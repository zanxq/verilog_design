==> flow/design.v <==
module arbiter_mux
(
    input                   clk,reset,
    input       [4:0]       request,
    input       [16:0]      data_0,data_1,data_2,data_3,data_4,
    output      [4:0]       grant,
    output      [16:0]      data_out,
    output  reg             outputAvailable
);
reg     [4:0]       prior;
wire    [1:0]       stage0      [4:0];
wire    [1:0]       stage1      [2:0];
wire    [1:0]       stage2      [1:0];
wire    [1:0]       stage3;
wire    [1:0]       stage1_sel;
wire                stage2_sel;
wire                stage3_sel;
wire    [16:0]      stage1_data   [2:0];
wire    [16:0]      stage2_data   [1:0];
wire    [16:0]      stage3_data;
wire    [4:0]       stage1_grant;
wire    [4:0]       stage2_grant;
wire    [4:0]       stage3_grant;
wire                anyGrant;
always @(posedge clk or posedge reset) begin
if(reset) prior <=5'b11111;
else begin
    if(anyGrant) begin
        prior[0]<=grant[4];
        prior[1]<=grant[4]|grant[0];
        prior[2]<=grant[4]|grant[0]|grant[1];
        prior[3]<=grant[4]|grant[0]|grant[1]|grant[2];
        prior[4]<=grant[0]|grant[1]|grant[2]|grant[3];
    end
end
end
assign stage0[0]={request[0],prior[0]};
assign stage0[1]={request[1],prior[1]};
assign stage0[2]={request[2],prior[2]};
assign stage0[3]={request[3],prior[3]};
assign stage0[4]={request[4],prior[4]};
max_sel stage_1_0( .in1(stage0[1]), .in2(stage0[0]), .out(stage1[0]), .sel(stage1_sel[0]));
max_sel stage_1_1( .in1(stage0[3]), .in2(stage0[2]), .out(stage1[1]), .sel(stage1_sel[1]));
assign stage1[2]=stage0[4];
max_sel stage_2( .in1(stage1[1]), .in2(stage1[0]), .out(stage2[0]), .sel(stage2_sel));
assign stage2[1]=stage1[2];
max_sel stage_3( .in1(stage2[1]), .in2(stage2[0]), .out(stage3), .sel(stage3_sel));
assign stage1_data[0] = stage1_sel[0]?data_1:data_0;
assign stage1_data[1] = stage1_sel[1]?data_3:data_2;
assign stage1_data[2] = data_4;
assign stage2_data[0] = stage2_sel?stage1_data[1]:stage1_data[0];
assign stage2_data[1] = stage1_data[2];
assign stage3_data=stage3_sel?stage2_data[1]:stage2_data[0];
assign stage1_grant[0]=request[0]&!stage1_sel[0];
assign stage1_grant[1]=request[1]&stage1_sel[0];
assign stage1_grant[2]=request[2]&!stage1_sel[1];
assign stage1_grant[3]=request[3]&stage1_sel[1];
assign stage1_grant[4]=request[4];
assign stage2_grant[0]=stage1_grant[0]&!stage2_sel;
assign stage2_grant[1]=stage1_grant[1]&!stage2_sel;
assign stage2_grant[2]=stage1_grant[2]&stage2_sel;
assign stage2_grant[3]=stage1_grant[3]&stage2_sel;
assign stage2_grant[4]=stage1_grant[4];
assign stage3_grant[0]=stage2_grant[0]&!stage3_sel;
assign stage3_grant[1]=stage2_grant[1]&!stage3_sel;
assign stage3_grant[2]=stage2_grant[2]&!stage3_sel;
assign stage3_grant[3]=stage2_grant[3]&!stage3_sel;
assign stage3_grant[4]=stage2_grant[4]&stage3_sel;
assign grant=stage3_grant;
assign anyGrant=stage3_grant[4]|stage3_grant[3]|stage3_grant[2]|stage3_grant[1]|stage3_grant[0];
always @(posedge clk or posedge reset) begin
    if(reset) outputAvailable <='b1;
    else begin
        outputAvailable=!request[4]&!request[3]&!request[2]&!request[1]&!request[0];
    end
end
assign data_out={stage3_data[16]&anyGrant,stage3_data[15:0]};
endmodule
module max_sel
(
    input       [1:0]       in1,in2,
    output      [1:0]       out,
    output                  sel
);
assign sel= (in1[1]&!in2[1])|(in1[0]&!in2[1]&!in2[0])|(in1[1]&in1[0]&!in2[0]);
assign out= sel?in1:in2;
endmodule
# --- Step by step through the tools: arbiter_mux ---
# Tool output for the design above, in the order of the flow.
# Lines are those of the file above, counted from 1.
# Cell names lack the library's common part.
inputs:
  top_module: "arbiter_mux"
  clock: "clk"
  lib: "sky130hd"
  corner: "tt_025C_1v80"

# --- Word level ---
# Counts by Yosys on the flattened word-level netlist (proc, flatten, opt, wreduce). Print and check cells are left out. Cells with the same type and inputs are merged into one.
bits:
  register_bits: 6
  inputBits: 92
  out_inout_bits: 23
  word_cells: 84
classes:
  mux: 7
  bitwise: 56
  reduce_logical: 15
ops:
  columns: ["operator", "count"]
  rows:
  - ["two-way mux 17 bit", 4]
  - ["AND 1 bit", 38]
  - ["OR 1 bit", 18]
  - ["logical NOT 1 bit", 15]
  - ["two-way mux 2 bit", 3]

# --- Longest topological paths ---
# Yosys ltp: most cells in a row. Word level: on the elaborated netlist, between registers, memories and ports. Mapped: between sequential cells and ports; inverters and the memories' decode and read muxes count.
logic_depth:
  depth_word: 24
  abc_area: 1
  ltp_mapped: 13
  ltp_nobuf: 12

# --- Mapped cells and area ---
# The flow's flattened synthesis, as Yosys stat reports it; memories are mapped. The netlist is that of the ABC_AREA named above (0 if unset); the other value can give another one.
# The area totals of this step are shown rounded.
mapped:
  cell_count: 262
  synth_area_um2: 1339
  flip_flops: 6
by_type:
  columns: ["cell", "count", "area_total_um2"]
  rows:
  - ["nand2_1", 127, 476.707]
  - ["nand3_1", 38, 190.182]
  - ["dfstp_2", 6, 157.651]
  - ["a31oi_1", 16, 100.096]
  - ["nor2_2", 14, 87.584]
  - ["inv_1", 14, 52.55]
  - ["nor2_1", 14, 52.55]
  - ["buf_2", 5, 25.024]
  - ["nand2_2", 4, 25.024]
  - ["buf_6", 2, 22.522]
  - ["o21ai_0", 4, 20.019]
  - ["clkbuf_1", 5, 18.768]
  - ["o21ai_2", 2, 17.517]
  - ["buf_8", 1, 15.014]
  - ["nand2_4", 1, 11.261]
  - ["nor2_4", 1, 11.261]
  - ["nand3_2", 1, 10.01]
  - ["inv_6", 1, 8.758]
# Other cell types: 6; their cells: 6.

# --- Timing after synthesis ---
# Path of least setup slack by OpenSTA after synthesis, without wires, with an ideal clock, recovery checks aside; 20% of the period is set as input and as output delay. Where synthesis merged equal registers, the netlist keeps one of their names.
synth_timing:
  path_type: "in2out"
  startpoint: "input request[3]"
  endpoint: "output grant[3]"
  tclk_ns: 3.83
  input_delay_ns: 0.766
  output_delay_ns: 0.766
  launch_ns: 0.766
  arrival_ns: 1.863
  required_time_ns: 3.064
  slack_ns: 1.201
  path_delay_ns: 1.097
  driving_pins: 9
  synth_period_reached_ns: 2.629
# "path_delay_ns" is the arrival time less input delay plus setup time.
# At an output port there is no setup time.
# "driving_pins" counts driving pins, that of a launching flip-flop among them; a cell with two outputs on the path counts twice.
# "synth_period_reached_ns" is the clock period less the worst setup slack; recovery checks do not enter. This is arithmetic on one report: input and output delays are still those of the set period (20% each).
# The rows between start and end are the longest chain of elaborated cells between them; the timing report does not say that the signal goes this way. Where chains are equally long, one stands for them.
# Each line given opens the expression or statement behind the cell; cells for indexed reads and writes are added by Yosys, which also makes memories of some case tables.
synth_between:
  cell_sequence: "inv_1 nand2_2 nand2_1 nand2_1 nand2_1 nor2_2 nor2_2 buf_4 nor4_1"
  elab_chain_cells: 16
synth_lines:
  columns: ["element", "line_no", "text"]
  rows:
  - ["from (decl)", 4, "input       [4:0]       request,"]
  - ["AND 1 bit", 85, "assign sel= (in1[1]&!in2[1])|(in1[0]&!in2[1]&!in2[0])|(in1[1]&in1[0]&!in2[0]);"]
  - ["OR 1 bit x2", 85, null]
  - ["two-way mux 2 bit", 86, "assign out= sel?in1:in2;"]
  - ["AND 1 bit x2", 85, null]
  - ["OR 1 bit x2", 85, null]
  - ["two-way mux 2 bit", 86, null]
  - ["logical NOT 1 bit", 85, null]
  - ["AND 1 bit x2", 85, null]
  - ["OR 1 bit x2", 85, null]
  - ["logical NOT 1 bit", 67, "assign stage3_grant[3]=stage2_grant[3]&!stage3_sel;"]
  - ["AND 1 bit", 67, null]
  - ["to (decl)", 6, "output      [4:0]       grant,"]

# --- Timing after layout ---
# From the final timing report of flow run 2: the path of least setup slack in the routed layout; clock arrival at registers is part of the times.
layout_timing:
  path_type: "in2out"
  startpoint: "input request[3]"
  endpoint: "output data_out[13]"
  tclk_ns: 3.82
  input_delay_ns: 0.76
  output_delay_ns: 0.76
  launch_ns: 0.76
  arrival_ns: 2.34
  required_time_ns: 3.06
  slack_ns: 0.72
  driving_pins: 12
# The rows between start and end are the longest chain of elaborated cells between them; the timing report does not say that the signal goes this way. Where chains are equally long, one stands for them.
layout_between:
  cell_sequence: "clkdlybuf4s15_2 inv_1 nand2_2 nand2_1 nand2_1 nand2_2 nor2_4 nor2_4 buf_6 nand2_1 a31oi_1 clkdlybuf4s15_1"
  elab_chain_cells: 15
layout_lines:
  columns: ["element", "line_no", "text"]
  rows:
  - ["from (decl)", 4, "input       [4:0]       request,"]
  - ["AND 1 bit", 85, "assign sel= (in1[1]&!in2[1])|(in1[0]&!in2[1]&!in2[0])|(in1[1]&in1[0]&!in2[0]);"]
  - ["OR 1 bit x2", 85, null]
  - ["two-way mux 2 bit", 86, "assign out= sel?in1:in2;"]
  - ["AND 1 bit x2", 85, null]
  - ["OR 1 bit x2", 85, null]
  - ["two-way mux 2 bit", 86, null]
  - ["logical NOT 1 bit", 85, null]
  - ["AND 1 bit x2", 85, null]
  - ["OR 1 bit x2", 85, null]
  - ["two-way mux 17 bit", 53, "assign stage3_data=stage3_sel?stage2_data[1]:stage2_data[0];"]
  - ["to (decl)", 7, "output      [16:0]      data_out,"]

# Settings and measured results of 2 stored flow runs for module arbiter_mux (sky130hd), not sorted in any way. The constraints put input and output delay at 20% of the set period each and load the outputs with 0.01 pF.
# "achievedPeriod_ns" = clock period - worst setup slack. The figure is calculated, with input and output delays left at 20% of the set period.
# "worst_path_allowed_less_slack_ns": the worst setup path's part of the clock period (all of it between registers, 20% less for each end at a port) less its slack. A launch clock that arrives late makes it longer, a capture clock that arrives late makes it shorter.
# By "final_power_w" is meant OpenSTA's value without simulated activity: inputs other than the clock are taken to toggle once in ten clock periods, and the tool carries that through the logic.
# The results are shown rounded.
runs:
  - name: "flow run 1"
    settings:
      period_ns: 3.69
      CORE_UTILIZATION: 58
      SETUP_SLACK_MARGIN: 0.15
      CORE_MARGIN: 4
      CELL_PAD_IN_SITES_GLOBAL_PLACEMENT: 3
      CTS_CLUSTER_SIZE: 84
      CTS_CLUSTER_DIAMETER: 386
      MIN_ROUTING_LAYER: "met2"
      CAP_MARGIN: 20
      SLEW_MARGIN: 20
    outcome: "incomplete, placement halted on GPL-0301"
  - name: "flow run 2"
    settings:
      period_ns: 3.82
      CORE_UTILIZATION: 19
      SETUP_SLACK_MARGIN: 0.65
      PLACE_DENSITY_LB_ADDON: 0.14
      ABC_AREA: 1
      GPL_ROUTABILITY_DRIVEN: 1
      CAP_MARGIN: 35
      CORE_MARGIN: 2
      SLEW_MARGIN: 20
    results:
      post_route_stdcell_area_um2: 2708
      worstSetupSlack_ns: 0.718
      worst_path_allowed_less_slack_ns: 1.57
      critical_path_kind: "in2out"
      post_synth_area_um2: 1339
      final_power_w: 0.00133
      achievedPeriod_ns: 3.102
      fin_tns_ns: 0.000
      final_die_area_um2: 7733
      util_frac: 0.399
      hold_ws_ns: 0.478
